==> flow/design.v <==
`timescale 1ns / 1ps
module ssd(clk,reset,a,b,c,d,e,f,g,p,
		a_out,b_out,c_out,d_out,e_out,f_out,g_out,p_out,
		an
          );
input clk, reset; 
input [7:0] a,b,c,d,e,f,g,p;
output reg a_out,b_out,c_out,d_out,e_out,f_out,g_out,p_out;
output reg [7:0] an;
reg [3:0] state; 
reg [19:0] counter; 
always @ (posedge clk) begin  
	if(reset) begin	 
		state <= 0;  
		counter <= 0;
	end 
	else begin  
		if(counter == 20'h186A0) begin	  
			if (state == 4'b1000) 
				state <= 1;
			else
				state <= state + 1;
			counter <= 0;
		end
		else
			counter <= counter + 1;  
	end
end
always@(posedge clk)
begin
	if(reset) 
	begin
		an[7:0] <= 8'b11111111;
		a_out <= 1;
		b_out  <= 1;
		c_out  <= 1;
		d_out  <= 1;
		e_out  <= 1;
		f_out  <= 1;
		g_out  <= 1;
		p_out  <= 1;
	end
	else if(state == 4'b0001) 
	begin
		an[7:0] <= 8'b11111110;
		a_out  <= a[0];
		b_out  <= b[0];
		c_out  <= c[0];
		d_out  <= d[0];
		e_out  <= e[0];
		f_out  <= f[0];
		g_out  <= g[0];
		p_out  <= p[0];
	end
	else if(state == 4'b0010) 
	begin
		an[7:0] <= 8'b11111101;
		a_out  <= a[1];
		b_out  <= b[1];
		c_out  <= c[1];
		d_out  <= d[1];
		e_out  <= e[1];
		f_out  <= f[1];
		g_out  <= g[1];
		p_out  <= p[1];
	end
	else if(state == 4'b0011) 
	begin
		an[7:0] <= 8'b11111011;
		a_out  <= a[2];
		b_out  <= b[2];
		c_out  <= c[2];
		d_out  <= d[2];
		e_out  <= e[2];
		f_out  <= f[2];
		g_out  <= g[2];
		p_out  <= p[2];
	end
	else if(state == 4'b0100)	
	begin
		an[7:0] <= 8'b11110111;
		a_out  <= a[3];
		b_out  <= b[3];
		c_out  <= c[3];
		d_out  <= d[3];
		e_out  <= e[3];
		f_out  <= f[3];
		g_out  <= g[3];
		p_out  <= p[3];
	end
	else if(state == 4'b0101)	
	begin
		an[7:0] <= 8'b11101111;
		a_out  <= a[4];
		b_out  <= b[4];
		c_out  <= c[4];
		d_out  <= d[4];
		e_out  <= e[4];
		f_out  <= f[4];
		g_out  <= g[4];
		p_out  <= p[4];
	end
	else if(state == 4'b0110)	
	begin
		an[7:0] <= 8'b11011111;
		a_out  <= a[5];
		b_out  <= b[5];
		c_out  <= c[5];
		d_out  <= d[5];
		e_out  <= e[5];
		f_out  <= f[5];
		g_out  <= g[5];
		p_out  <= p[5];
	end
	else if(state == 4'b0111)	
	begin
		an[7:0] <= 8'b10111111;
		a_out  <= a[6];
		b_out  <= b[6];
		c_out  <= c[6];
		d_out  <= d[6];
		e_out  <= e[6];
		f_out  <= f[6];
		g_out  <= g[6];
		p_out  <= p[6];
	end
	else if(state == 4'b1000)	
	begin
		an[7:0] <= 8'b01111111;
		a_out  <= a[7];
		b_out  <= b[7];
		c_out  <= c[7];
		d_out  <= d[7];
		e_out  <= e[7];
		f_out  <= f[7];
		g_out  <= g[7];
		p_out  <= p[7];
	end
	else  
	begin
		an[7:0] <= 8'b11111111;
		a_out  <= 1;
		b_out  <= 1;
		c_out  <= 1;
		d_out  <= 1;
		e_out  <= 1;
		f_out  <= 1;
		g_out  <= 1;
		p_out  <= 1;
	end
end
endmodule
# Step by step through the tools: ssd
# The steps from the RTL of ssd to its reports follow in flow order.
# Lines are those of the file above, counted from 1.
# Cell names lack the library's common part.
# The mark -- stands for no value.
# design
top_module	ssd
clock_port	clk
lib	sky130hd
lib_corner	tt_025C_1v80

# Elaborated design
# Yosys after proc, flatten, opt, wreduce and memory -nomap, before mapping. Enables and synchronous resets that opt folds into registers are not counted as muxes. Memory bits, and registers merged into a memory's read port (data or address), are not among the register bits. Print and check cells are not counted. Equal cells are merged and count once.
# op_classes
addsub	2
eq_ne	9
n_mux	73
reduce_logical	8
# op_table
op	count
two-way mux 1 bit	65
adder 20 x 1 -> 20 bit with constant B	1
== test 20 x 17 -> 1 bit with constant B	1
== test 4 x 3 -> 1 bit with constant B	4
== test 4 x 2 -> 1 bit with constant B	2
OR reduction 8 bit	1
two-way mux 8 bit	1
two-way mux 4 bit	2
OR reduction 7 bit	1
two-way mux 7 bit	1
OR reduction 6 bit	1
two-way mux 6 bit	1
OR reduction 5 bit	1
two-way mux 5 bit	1
OR reduction 2 bit	2
adder 4 x 1 -> 4 bit with constant B	1
== test 4 x 1 -> 1 bit with constant B	1
== test 4 bit with constant B	1
OR reduction 4 bit	1
OR reduction 3 bit	1
two-way mux 3 bit	1
two-way mux 2 bit	1
# bits
register_bits	40
inputBits	66
out_inout_bits	16
word_cells	110

# Longest topological paths
# Yosys ltp: most cells in a row. Word level: on the elaborated netlist, between registers, memories and ports. Mapped: between sequential cells and ports; inverters and the memories' decode and read muxes count.
# depth
word_depth	9
abc_area	0
depth_mapped	9
ltp_nobuf	7

# Netlist
# Yosys stat after the flow's synthesis: flattened, memories mapped to cells. It holds for the ABC_AREA given above (unset counts as 0); a run with the other value may have another netlist.
# synth_totals
stdcells	301
yosys_area_um2	2394.8
seqArea_um2	800.8
ff_cells	40
buf_cells	25
# types
cell	count	area_total_um2
dfxtp_1	40	800.768
nor2_1	55	206.448
nor4bb_1	16	160.154
a21oi_1	25	125.12
xnor2_1	11	96.342
a221o_1	8	80.077
o21ai_0	16	80.077
ha_1	6	75.072
nor2b_1	10	62.56
xor2_1	7	61.309
o31ai_1	8	60.058
clkbuf_1	14	52.55
o22ai_1	8	50.048
nand2_1	12	45.043
nand3_1	9	45.043
nand4_1	6	37.536
inv_1	8	30.029
clkbuf_8	2	27.526
# Not listed: further types 24, cells in them 40.

# Timing after synthesis
# OpenSTA on the mapped netlist: ideal clock, no wires. The path of least setup slack (recovery checks aside). Input and output delay are each 20% of the period. Register names are those of the netlist, which keeps one name where synthesis merged equal registers.
# synth_timing
kind	register -> register
start	register state[0]
end	register b_out
tclk_ns	1.66
setup_time_ns	0.122
launch_ns	0.000
t_arrival_ns	1.655
required_time_ns	1.538
slack_ns	-0.117
delay_ns	1.777
driving_pins	8
n_path_buf	2
synth_period_reached_ns	1.777
# "delay_ns" = arrival - input delay + setup time.
# "driving_pins": output pins that drive a net of the path, with the launching flip-flop's if there is one; two outputs of one cell count as two.
# "synth_period_reached_ns" is the clock period less the worst setup slack; recovery checks do not enter. This is arithmetic on one report: input and output delays are still those of the set period (20% each).
# The rows between start and end are the longest chain of elaborated cells between them; the timing report does not say that the signal goes this way. Where chains are equally long, one stands for them.
# A line is the first line of the expression or statement that the cell stems from. Yosys adds cells for indexed reads and writes and turns some case tables into memories.
# At most two assigning lines are given for a register; there are more.
# synth_between
cell_sequence	dfxtp_1 > ha_1 > clkbuf_1 > clkbuf_1 > o21ai_0 > a21oi_1 > o22ai_1 > a221o_1
elab_chain_len	9
cells_between	16
cone_classes	8 x eq/ne; 8 x mux
# synth_rtl
item	line_no	source
start: declaration	10	reg [3:0] state;
start: assignment	14	state <= 0;
start: assignment	22	state <= state + 1;
== test 4 bit	127	else if(state == 4'b1000)
two-way mux 1 bit	127
two-way mux 1 bit	115	else if(state == 4'b0111)
two-way mux 1 bit	103	else if(state == 4'b0110)
two-way mux 1 bit	91	else if(state == 4'b0101)
two-way mux 1 bit	79	else if(state == 4'b0100)
two-way mux 1 bit	67	else if(state == 4'b0011)
two-way mux 1 bit	55	else if(state == 4'b0010)
two-way mux 1 bit	43	else if(state == 4'b0001)
end: assignment	47	b_out <= b[0];
end: assignment	59	b_out <= b[1];
end: declaration	8	output reg a_out,b_out,c_out,d_out,e_out,f_out,g_out,p_out;

# Timing after layout
# Path of least setup slack in the final report of record 2 (OpenROAD, finished layout, wires in). Where an end is a register, its clock arrival counts in the times.
# layout_timing
kind	register -> register
start	register state[0]
end	register a_out
tclk_ns	2.29
setup_time_ns	0.11
launch_ns	0.30
t_arrival_ns	2.31
required_time_ns	2.48
slack_ns	0.18
driving_pins	8
n_path_buf	0
# The rows between start and end are the longest chain of elaborated cells between them; the timing report does not say that the signal goes this way. Where chains are equally long, one stands for them.
# At most two assigning lines are given for a register; there are more.
# layout_between
cell_sequence	dfxtp_1 > inv_1 > ha_1 > nand3b_1 > o21ai_0 > a21oi_1 > o22ai_1 > a221o_1
elab_chain_len	9
cells_between	16
cone_classes	8 x eq/ne; 8 x mux
# layout_rtl
item	line_no	source
start: declaration	10	reg [3:0] state;
start: assignment	14	state <= 0;
start: assignment	22	state <= state + 1;
== test 4 bit	127	else if(state == 4'b1000)
two-way mux 1 bit	127
two-way mux 1 bit	115	else if(state == 4'b0111)
two-way mux 1 bit	103	else if(state == 4'b0110)
two-way mux 1 bit	91	else if(state == 4'b0101)
two-way mux 1 bit	79	else if(state == 4'b0100)
two-way mux 1 bit	67	else if(state == 4'b0011)
two-way mux 1 bit	55	else if(state == 4'b0010)
two-way mux 1 bit	43	else if(state == 4'b0001)
end: assignment	46	a_out <= a[0];
end: assignment	58	a_out <= a[1];
end: declaration	8	output reg a_out,b_out,c_out,d_out,e_out,f_out,g_out,p_out;

# Below are 2 stored runs of the flow (Yosys, OpenROAD; platform sky130hd) on ssd, each with its settings and what was measured, unordered. Constraints: input delay and output delay 20% of the set period each, output load 0.01 pF.
# "period_less_ws_ns": clock period set for the run, less the worst setup slack. It is reckoned from that one timing run; input and output delays stay at 20% of the period that was set.
# "worst_path_ns": the worst setup path's part of the clock period (all of it between registers, 20% less for each end at a port) less its slack. A launch clock that arrives late makes it longer, a capture clock that arrives late makes it shorter.
# "design_power_mw" rests on the timing tool's default activity at the inputs, not on a simulated workload.
# Settings: -- = not set for that run.
# Among the results, -- means that no value is shown for the run.
run name	period_ns	CORE_UTILIZATION	SETUP_SLACK_MARGIN	PLACE_DENSITY_LB_ADDON	CORE_MARGIN	ABC_AREA	GPL_TIMING_DRIVEN	GPL_ROUTABILITY_DRIVEN	CTS_CLUSTER_DIAMETER	CAP_MARGIN	SLEW_MARGIN	CORE_ASPECT_RATIO	TNS_END_PERCENT	die_footprint_um2	synth_area_um2	worst_path_ns	worst_path_kind	final_cell_area_um2	fin_ws_ns	hold_worst_slack_ns	layout_utilization_pct	period_less_ws_ns	tns_ns	design_power_mw
record 1	1.51	67	0.05	0.02	2	0	0	1	361	20	20	--	--	--	--	--	--	--	--	--	--	--	--	--
record 2	2.29	53	0.05	0.17	5	--	--	--	--	35	20	0.53	75	6031.1	2394.8	2.11	register -> register	3347.0	0.178	0.465	78.7	2.112	0.000	1.423
# Record 1: no final report: placement broke off with FLW-0024
